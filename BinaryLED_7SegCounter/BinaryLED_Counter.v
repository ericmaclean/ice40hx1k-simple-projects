==> flow/design.v <==
	module BinaryLED_Counter
	(input i_Clk,
	input w_Switch1,
	input w_Switch2,
	input w_Switch3,
	input w_Switch4,
	output o_LED_1,
	output o_LED_2,
	output o_LED_3,
	output o_LED_4,
	output [3:0] o_Binary_Count1,
	output [3:0] o_Binary_Count2
	);
	reg r_LED_1    = 1'b0;
	reg r_Switch_1 = 1'b0;
	reg r_LED_2    = 1'b0;
	reg r_Switch_2 = 1'b0;
	reg r_LED_3    = 1'b0;
	reg r_Switch_3 = 1'b0;
	reg r_LED_4    = 1'b0;
	reg r_Switch_4 = 1'b0;
	reg [3:0] r_BinaryLED_Count = 4'b0000;
	reg [3:0] r_Seg_Count_1 = 4'b0000;
	reg [3:0] r_Seg_Count_2 = 4'b0000;
	always @(posedge i_Clk)
	begin
		r_Switch_1 <= w_Switch1;
		r_Switch_2 <= w_Switch2;
		r_Switch_3 <= w_Switch3;
		r_Switch_4 <= w_Switch4;
		if (w_Switch1 == 1'b1 && r_Switch_1 == 1'b0)
		begin
			if (r_BinaryLED_Count > 4'b1110)
			begin
				r_BinaryLED_Count <= 4'b0000;
				r_Seg_Count_1 <= 4'b0000;
				r_Seg_Count_2 <= 4'b0000;
			end
			else 
			begin
				r_BinaryLED_Count <= r_BinaryLED_Count+1;
				r_Seg_Count_1 <= r_Seg_Count_1 +1;
			end 
			if (r_BinaryLED_Count < 4'b1001 || r_BinaryLED_Count > 4'b1110)
			begin 
				r_Seg_Count_2 <= 4'b0000;
			end 
			else 
			begin 
				r_Seg_Count_2 <= 4'b0001;
			end 
			if (r_BinaryLED_Count == 4'b1001)
			begin
				r_Seg_Count_1 <= 4'b0000;
			end 
		end
		if(w_Switch3 == 1'b1 && r_Switch_3 == 1'b0)
		begin 
			r_BinaryLED_Count <= 4'b0000;
			r_Seg_Count_1 <= 4'b0000;
			r_Seg_Count_2 <= 4'b0000;
		end 
	end 
	assign o_Binary_Count1 = r_Seg_Count_1;
	assign o_Binary_Count2 = r_Seg_Count_2;
	assign o_LED_1 = r_BinaryLED_Count[3];
	assign o_LED_2 = r_BinaryLED_Count[2];
	assign o_LED_3 = r_BinaryLED_Count[1];
	assign o_LED_4 = r_BinaryLED_Count[0];
endmodule 
From RTL to reports: BinaryLED_Counter
The steps from the RTL of BinaryLED_Counter to its reports follow in flow order.
Lines are those of the file above, counted from 1.
Operators carry their Yosys type and port widths (W data, S select, Z words).
{ "inputs": {"top_module": "BinaryLED_Counter", "clock": "i_Clk", "library": "sky130hd", "pvt_corner": "tt_025C_1v80"} }

Word-level counts
Source: Yosys, flattened and elaborated, memories not mapped. Widths are those after wreduce; folded enables and synchronous resets count as part of the registers. Registers that Yosys merges into a memory's read port (data or address) are not register bits. Print and check cells do not count. Equal cells are merged and count once.
{ "bits": {"output_inout_bits": 12, "register_bits": 14, "word_cells": 19, "input_bits": 5} }
{ "classes": {"add_sub_neg": 2, "reduce_and_logical": 3, "bitwise": 2, "eq_ne": 1, "mux": 4, "cmp": 2} }
{ "ops": {"columns": ["op", "count"], "rows": [
  ["$mux W4", 3],
  ["$add A4 B1 Y4 const B", 2],
  ["$gt A4 B4 Y1 const B", 1],
  ["$lt A4 B4 Y1 const B", 1],
  ["$eq A4 B4 Y1 const B", 1],
  ["$logic_and A1 B1 Y1", 2],
  ["$not A1 Y1", 2],
  ["$logic_or A1 B1 Y1", 1],
  ["$mux W1", 1]
]} }

Depth
Depth = most cells in a row (Yosys ltp): at word level without a register or memory, in the mapped netlist without a sequential cell, where the memories' decode and read muxes count.
{ "logic_depth": {"word_depth": 3, "abc_area": 0, "ltp_mapped": 5, "depth_no_buf": 5} }

After synthesis
Yosys stat after the flow's synthesis: flattened, memories mapped to cells. It holds for the ABC_AREA given above (unset counts as 0); a run with the other value may have another netlist.
{ "types": {"columns": ["type", "count", "type_area_um2"], "rows": [
  ["sky130_fd_sc_hd__dfxtp_1", 11, 220.211],
  ["sky130_fd_sc_hd__ha_1", 5, 62.56],
  ["sky130_fd_sc_hd__a21oi_1", 7, 35.034],
  ["sky130_fd_sc_hd__a2111oi_2", 2, 30.029],
  ["sky130_fd_sc_hd__nand2_1", 8, 30.029],
  ["sky130_fd_sc_hd__buf_4", 3, 22.522],
  ["sky130_fd_sc_hd__mux2i_1", 2, 20.019],
  ["sky130_fd_sc_hd__nand2b_1", 3, 18.768],
  ["sky130_fd_sc_hd__nand4b_1", 2, 17.517],
  ["sky130_fd_sc_hd__nand3b_1", 2, 15.014],
  ["sky130_fd_sc_hd__nor2b_1", 2, 12.512],
  ["sky130_fd_sc_hd__nand3_1", 2, 10.01],
  ["sky130_fd_sc_hd__a311oi_1", 1, 8.758],
  ["sky130_fd_sc_hd__o2111ai_1", 1, 8.758],
  ["sky130_fd_sc_hd__and2b_1", 1, 7.507],
  ["sky130_fd_sc_hd__inv_1", 2, 7.507],
  ["sky130_fd_sc_hd__nor2_1", 2, 7.507],
  ["sky130_fd_sc_hd__o31ai_1", 1, 7.507]
]} }
Not listed: further types 6, cells in them 6.
{ "synth_totals": {"buffers": 5, "flip_flops": 11, "synth_area_um2": 574.3, "cell_count": 63, "seqArea_um2": 220.2} }

Worst setup path after synthesis
OpenSTA on the mapped netlist: ideal clock, no wires. The path of least setup slack (recovery checks aside). Input and output delay are each 20% of the period. Register names are those of the netlist, which keeps one name where synthesis merged equal registers.
{ "synth_path": {"path_kind": "register to register", "start": "register r_BinaryLED_Count[1]", "end": "register r_Seg_Count_1[2]", "path_slack_ps": 1698, "launch_ps": 0, "setup_time_ps": 103, "n_path_buf": 0, "arrival_time_ps": 1279, "required_time_ps": 2977, "clock_period_ps": 3080, "stages": 5, "path_delay_ps": 1382, "synth_period_reached_ps": 1382} }
"path_delay_ps" is the arrival time less input delay plus setup time.
"stages" counts driving pins, that of a launching flip-flop among them; a cell with two outputs on the path counts twice.
"synth_period_reached_ps" is the clock period less the worst setup slack; recovery checks do not enter. This is arithmetic on one report: input and output delays are still those of the set period (20% each).
Between the ends stands the longest chain of elaborated cells between them, by number of cells; it is not shown to be the way that was timed. Of several equally long chains one is given.
A line is the first line of the expression or statement that the cell stems from. Yosys adds cells for indexed reads and writes and turns some case tables into memories.
At most two assigning lines are given for a register; there are more.
{ "synth_via": {"path_cell_list": "sky130_fd_sc_hd__dfxtp_1 > sky130_fd_sc_hd__ha_1 > sky130_fd_sc_hd__nand4b_1 > sky130_fd_sc_hd__nand2_1 > sky130_fd_sc_hd__a2111oi_2", "elab_chain_len": 3, "cells_between": 4, "cone_classes": "compare: 1; eq/ne: 1; mux: 2"} }
{ "synth_rtl": {"columns": ["item", "line_no", "source"], "rows": [
  ["start, declared", 22, "reg [3:0] r_BinaryLED_Count = 4'b0000;"],
  ["start, assigned", 35, "r_BinaryLED_Count <= 4'b0000;"],
  ["start, assigned", 41, "r_BinaryLED_Count <= r_BinaryLED_Count+1;"],
  ["$gt A4 B4 Y1", 33, "if (r_BinaryLED_Count > 4'b1110)"],
  ["$mux W4", 33, null],
  ["$mux W4", 52, "if (r_BinaryLED_Count == 4'b1001)"],
  ["end, assigned", 42, "r_Seg_Count_1 <= r_Seg_Count_1 +1;"],
  ["end, assigned", 54, "r_Seg_Count_1 <= 4'b0000;"],
  ["end, declared", 23, "reg [3:0] r_Seg_Count_1 = 4'b0000;"]
]} }

Path in the finished layout
Path of least setup slack in the final report of entry B (OpenROAD, finished layout, wires in). Where an end is a register, its clock arrival counts in the times.
The path's times are printed in steps of 10 ps; the period is the one set.
{ "layout_path": {"path_kind": "register to register", "start": "register r_BinaryLED_Count[1]", "end": "register r_BinaryLED_Count[3]", "arrival_time_ps": 1470, "launch_ps": 260, "required_time_ps": 1040, "n_path_buf": 1, "clock_period_ps": 838, "path_slack_ps": -440, "setup_time_ps": 60, "stages": 5} }
Between the ends stands the longest chain of elaborated cells between them, by number of cells; it is not shown to be the way that was timed. Of several equally long chains one is given.
At most two assigning lines are given for a register; there are more.
{ "layout_via": {"path_cell_list": "sky130_fd_sc_hd__dfxtp_4 > sky130_fd_sc_hd__buf_6 > sky130_fd_sc_hd__nand2_2 > sky130_fd_sc_hd__or4_4 > sky130_fd_sc_hd__a21oi_2", "elab_chain_len": 2, "cells_between": 3, "cone_classes": "add/sub: 1; compare: 1; mux: 1"} }
{ "layout_rtl": {"columns": ["item", "line_no", "source"], "rows": [
  ["start, declared", 22, "reg [3:0] r_BinaryLED_Count = 4'b0000;"],
  ["start, assigned", 35, "r_BinaryLED_Count <= 4'b0000;"],
  ["start, assigned", 41, "r_BinaryLED_Count <= r_BinaryLED_Count+1;"],
  ["$add A4 B1 Y4", 41, null],
  ["$mux W4", 33, "if (r_BinaryLED_Count > 4'b1110)"],
  ["end, assigned", 35, null],
  ["end, assigned", 41, null],
  ["end, declared", 22, null]
]} }

Add stored flow runs of BinaryLED_Counter

Settings and measured results of 2 stored flow runs for module BinaryLED_Counter (sky130hd), not sorted in any way. The constraints put input and output delay at 20% of the set period each and load the outputs with 0.01 pF.
By "achieved_clock_period_ps" is meant the clock period of the run minus its worst setup slack. This is arithmetic on one report: input and output delays are still those of the set period (20% each).
"worst_setup_path_time_ps": the worst setup path's part of the clock period (all of it between registers, 20% less for each end at a port) less its slack. A launch clock that arrives late makes it longer, a capture clock that arrives late makes it shorter.
"power.total_uw": no workload was simulated; the value follows from the tool's default switching activity.
"worst_setup_path_time_ps" is known to 10 ps.
[
  {
    "run": "entry A",
    "settings": { "period_ns": 1.15, "CORE_UTILIZATION": 51, "PLACE_DENSITY_LB_ADDON": 0.21, "CELL_PAD_IN_SITES_GLOBAL_PLACEMENT": 2, "TNS_END_PERCENT": 35, "ABC_AREA": 1, "CTS_CLUSTER_DIAMETER": 258, "SLEW_MARGIN": 10, "MAX_ROUTING_LAYER": "met5", "CAP_MARGIN": 20, "CORE_MARGIN": 2 },
    "outcome": "not finished: placement ended with error FLW-0024"
  },
  {
    "run": "entry B",
    "settings": { "period_ns": 0.838, "CAP_MARGIN": 20, "CORE_MARGIN": 2, "CORE_UTILIZATION": 40, "SLEW_MARGIN": 20 },
    "results": { "yosys.chip_area_um2": 574.3, "dieArea_um2": 1754.8, "cell_area_final_um2": 997.2, "utilization_frac": 0.757, "setup_ws_ps": -437, "tns_setup_ps": -4662, "hold_ws_ps": 196, "power.total_uw": 1391, "achieved_clock_period_ps": 1275, "worst_setup_path_time_ps": 1270, "timing.worst_path_kind": "register to register" }
  }
]
