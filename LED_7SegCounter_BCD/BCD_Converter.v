==> flow/design.v <==
module BCD_Converter
(input i_Clk,
input [3:0] i_Binary_Num, 
output [3:0] o_BCD1,
output [3:0] o_BCD2);
localparam CLEAR	= 3'b000;
localparam SHIFT3	= 3'b001;
localparam ADD3		= 3'b010;
localparam SHIFT1	= 3'b011;
localparam LOAD		= 3'b100;
reg [3:0] r_SM_Main = 0;
reg [11:0] Z = 0;
reg [7:0]  P = 0;
reg	r_enable;
always @(posedge i_Clk)
begin 
	case (r_SM_Main)
	CLEAR: 
	begin 
		r_enable <= 1'b0;
		r_SM_Main <= SHIFT3;
	end 
	SHIFT3: 
	begin 
		Z[6:3] <= i_Binary_Num[3:0];
		r_SM_Main <= ADD3;
	end 
	ADD3: 
	begin 
		if (Z[6:4] > 4'b0100)
		begin 
			Z[7:4] <= Z[7:4] + 4'b0011;
			r_SM_Main <= SHIFT1;
		end 
		else 
			r_SM_Main <= SHIFT1;
	end 
	SHIFT1: 
	begin 
		Z[8:4] <= Z[7:3];
		r_enable <= 1'b1;
		r_SM_Main <= LOAD;
	end 
	LOAD:
	begin 
		if(r_enable == 1'b1)
		begin 
			P[7:0] <= Z[11:4];
		end
		if (i_Binary_Num == 4'b1000)
			P[7:4] <= 4'b0000;
		if (i_Binary_Num == 4'b1001)
			P[7:4] <= 4'b0000;
		r_SM_Main <= CLEAR;
	end 
	endcase
end 
assign o_BCD1 = P[3:0];
assign o_BCD2 = P[7:4];
endmodule 
* From RTL to reports: BCD_Converter *
What the tools print for BCD_Converter, step after step.
Lines are those of the file above, counted from 1.
Library cell names are shortened.
Not given: -

set-up
  design top = BCD_Converter
  clock input = i_Clk
  standard-cell library = sky130hd
  corner = tt_025C_1v80

* After elaboration *
Counts by Yosys on the flattened word-level netlist (proc, flatten, opt, wreduce; memories kept). Register bits leave out memories and registers merged into their read ports (data or address). Print and check cells are left out. Cells with the same type and inputs are merged into one.

storage and ports
  register bits after elaboration = 16

cells by class
  add/subtract/negate cells = 1
  order comparisons = 1
  equality and inequality tests = 7
  mux-type cells = 7
  reductions and logical operators = 11

operators with widths
  cell                                                   number
  parallel mux 4 bit (select 5 bit)                      1
  parallel mux 3 bit (select 3 bit)                      1
  AND reduction 2 bit                                    4
  equality test 4 x 2 -> 1 bit (second input constant)   2
  equality test 4 bit (second input constant)            2
  nonzero test 3 bit                                     2
  nonzero test 5 bit                                     1
  nonzero test 2 bit                                     2
  equality test 4 x 1 -> 1 bit (second input constant)   1
  adder 4 x 2 -> 4 bit (second input constant)           1
  equality test 4 x 3 -> 1 bit (second input constant)   1
  logical NOT 4 bit                                      1
  parallel mux 1 bit (select 2 bit)                      2
  greater-than comparator 3 bit (second input constant)  1
  two-way mux 3 bit                                      1
  != test 2 bit (second input constant)                  1
  OR reduction 2 bit                                     1
  two-way mux 1 bit                                      2

* Logic depth *
Yosys ltp: most cells in a row. Word level: on the elaborated netlist, between registers, memories and ports. Mapped: between sequential cells and ports; inverters and the memories' decode and read muxes count.

logic depth
  word-level depth = 3
  ABC_AREA = 1
  depth in mapped cells = 7
  mapped depth without buffers = 7

* Synthesis result *
Source: synth_stat.txt of the flow (Yosys; design flattened, memories mapped). It holds for the ABC_AREA given above (unset counts as 0); a run with the other value may have another netlist.
The area totals of this step are shown rounded.

cell types
  cell type  number  total area (sq um)
  edfxtp_1   15      450.432
  nand2_1    16      60.058
  inv_1      14      52.55
  ha_1       2       25.024
  buf_4      3       22.522
  or2_4      2       17.517
  o211ai_1   2       15.014
  nor2_1     3       11.261
  a21oi_1    2       10.01
  nand3_1    2       10.01
  a21oi_2    1       8.758
  nand3b_1   1       7.507
  o21a_1     1       7.507
  nand4_1    1       6.256
  or2_1      1       6.256
  nor3_1     1       5.005
  o21ai_0    1       5.005
  conb_1     1       3.754

synthesis totals
  standard cells after synthesis = 69
  cell area after synthesis = 724.4 sq um
  sequential part of the area = 450.4 sq um
  flip-flops = 15
  buffer cells = 3

* Path before layout *
Source: OpenSTA report_checks on the synthesized netlist (no wires, ideal clock, input and output delay 20% of the period each), path of least setup slack; recovery checks are left aside. Register names are those of the netlist, which keeps one name where synthesis merged equal registers.

timing path post-synthesis
  kind = reg-to-reg
  start point = register r_SM_Main[0]
  end point = register P[0]
  clock period = 1.35 ns
  setup time = 0.329 ns
  launch time at the first pin = 0.000 ns
  arrival time = 1.118 ns
  setup slack = -0.097 ns
  path delay = 1.447 ns
  driving pins on the path = 4
  path buffers = 0
  period reached after synthesis = 1.447 ns

"path delay" is the arrival time less input delay plus setup time.
"driving pins on the path": output pins that drive a net of the path, with the launching flip-flop's if there is one; two outputs of one cell count as two.
"period reached after synthesis" is the clock period less the worst setup slack; recovery checks do not enter. This is arithmetic on one report: input and output delays are still those of the set period (20% each).
The rows between start and end are the longest chain of elaborated cells between them; the timing report does not say that the signal goes this way. Where chains are equally long, one stands for them.
Each line given opens the expression or statement behind the cell; cells for indexed reads and writes are added by Yosys, which also makes memories of some case tables.
A register here has more assigning lines than the two given.

on the way, post-synthesis
  cell sequence = edfxtp_1 or2_4 or2_4 nor2_1
  cells in the longest elaborated chain = 2
  elaborated cells between the ends (all ways) = 2
  RTL lines with such cells = 1

RTL lines, path post-synthesis
  item                          RTL line  text
  start, declared               11        reg [3:0] r_SM_Main = 0;
  start, assigned               21        r_SM_Main <= SHIFT3;
  start, assigned               26        r_SM_Main <= ADD3;
  equality test 4 x 3 -> 1 bit  17        case (r_SM_Main)
  AND reduction 2 bit           -
  end, assigned                 48        P[7:0] <= Z[11:4];
  end, declared                 13        reg [7:0]  P = 0;

* Worst path after layout *
Path of least setup slack in the final report of stored run 1 (OpenROAD, finished layout, wires in). Where an end is a register, its clock arrival counts in the times.

timing path after layout
  kind = reg-to-reg
  start point = register r_SM_Main[1]
  end point = register P[1]
  clock period = 1.25 ns
  setup time = 0.28 ns
  launch time at the first pin = 0.30 ns
  arrival time = 1.38 ns
  setup slack = -0.12 ns
  driving pins on the path = 4
  path buffers = 0

The rows between start and end are the longest chain of elaborated cells between them; the timing report does not say that the signal goes this way. Where chains are equally long, one stands for them.
A register here has more assigning lines than the two given.

on the way, after layout
  cell sequence = edfxtp_1 or2_4 or2_4 nor2_4
  cells in the longest elaborated chain = 2
  elaborated cells between the ends (all ways) = 2
  RTL lines with such cells = 1

RTL lines, path after layout
  item                          RTL line  text
  start, declared               11        reg [3:0] r_SM_Main = 0;
  start, assigned               21        r_SM_Main <= SHIFT3;
  start, assigned               26        r_SM_Main <= ADD3;
  equality test 4 x 3 -> 1 bit  17        case (r_SM_Main)
  AND reduction 2 bit           -
  end, assigned                 48        P[7:0] <= Z[11:4];
  end, declared                 13        reg [7:0]  P = 0;

Wiki page: BCD_Converter / flow data

Stored flow runs of BCD_Converter (2 of them; Yosys, OpenROAD, sky130hd). They differ in their settings and are not a sequence. Constraints: input delay and output delay 20% of the set period each, output load 0.01 pF.
"achieved period" = clock period - worst setup slack. The figure is calculated, with input and output delays left at 20% of the set period.
By "allowed time less slack (worst setup path)" is meant the share of the clock period that the worst setup path is allowed (20% is reserved at inputs, 20% at outputs), minus its slack. Clock arrival times at its registers enter into it.
"power" is the tool's figure for a default switching activity; nothing was simulated.
Results are given in rounded form.
A setting shown as -- is not set for that run.

setting or result                                stored run 1  stored run 2
period_ns                                        1.25          1.7
CORE_UTILIZATION                                 44            40
PLACE_DENSITY_LB_ADDON                           0.25          --
CELL_PAD_IN_SITES_GLOBAL_PLACEMENT               0             --
CELL_PAD_IN_SITES_DETAIL_PLACEMENT               0             --
TNS_END_PERCENT                                  55            --
ABC_AREA                                         1             --
CTS_CLUSTER_SIZE                                 67            --
CAP_MARGIN                                       30            20
MIN_ROUTING_LAYER                                met2          --
MAX_ROUTING_LAYER                                met4          --
CORE_MARGIN                                      2             2
SLEW_MARGIN                                      20            20
SETUP_SLACK_MARGIN                               --            -0.0
allowed time less slack (worst setup path) (ns)  1.37          1.16
type of the worst setup path                     reg-to-reg    reg-to-output
synthesized cell area (sq um)                    724.4         713.2
standard-cell area after layout (sq um)          1064          863.3
post-route utilization (%)                       69.8          50.5
worst slack on setup checks (ns)                 -0.115        0.202
achieved period (ns)                             1.365         1.498
overall die area (sq um)                         1987          2137
power (W)                                        0.000868      0.0006262
worst hold slack in the final report (ns)        0.502         0.514
total negative slack (ns)                        -0.913        0.000
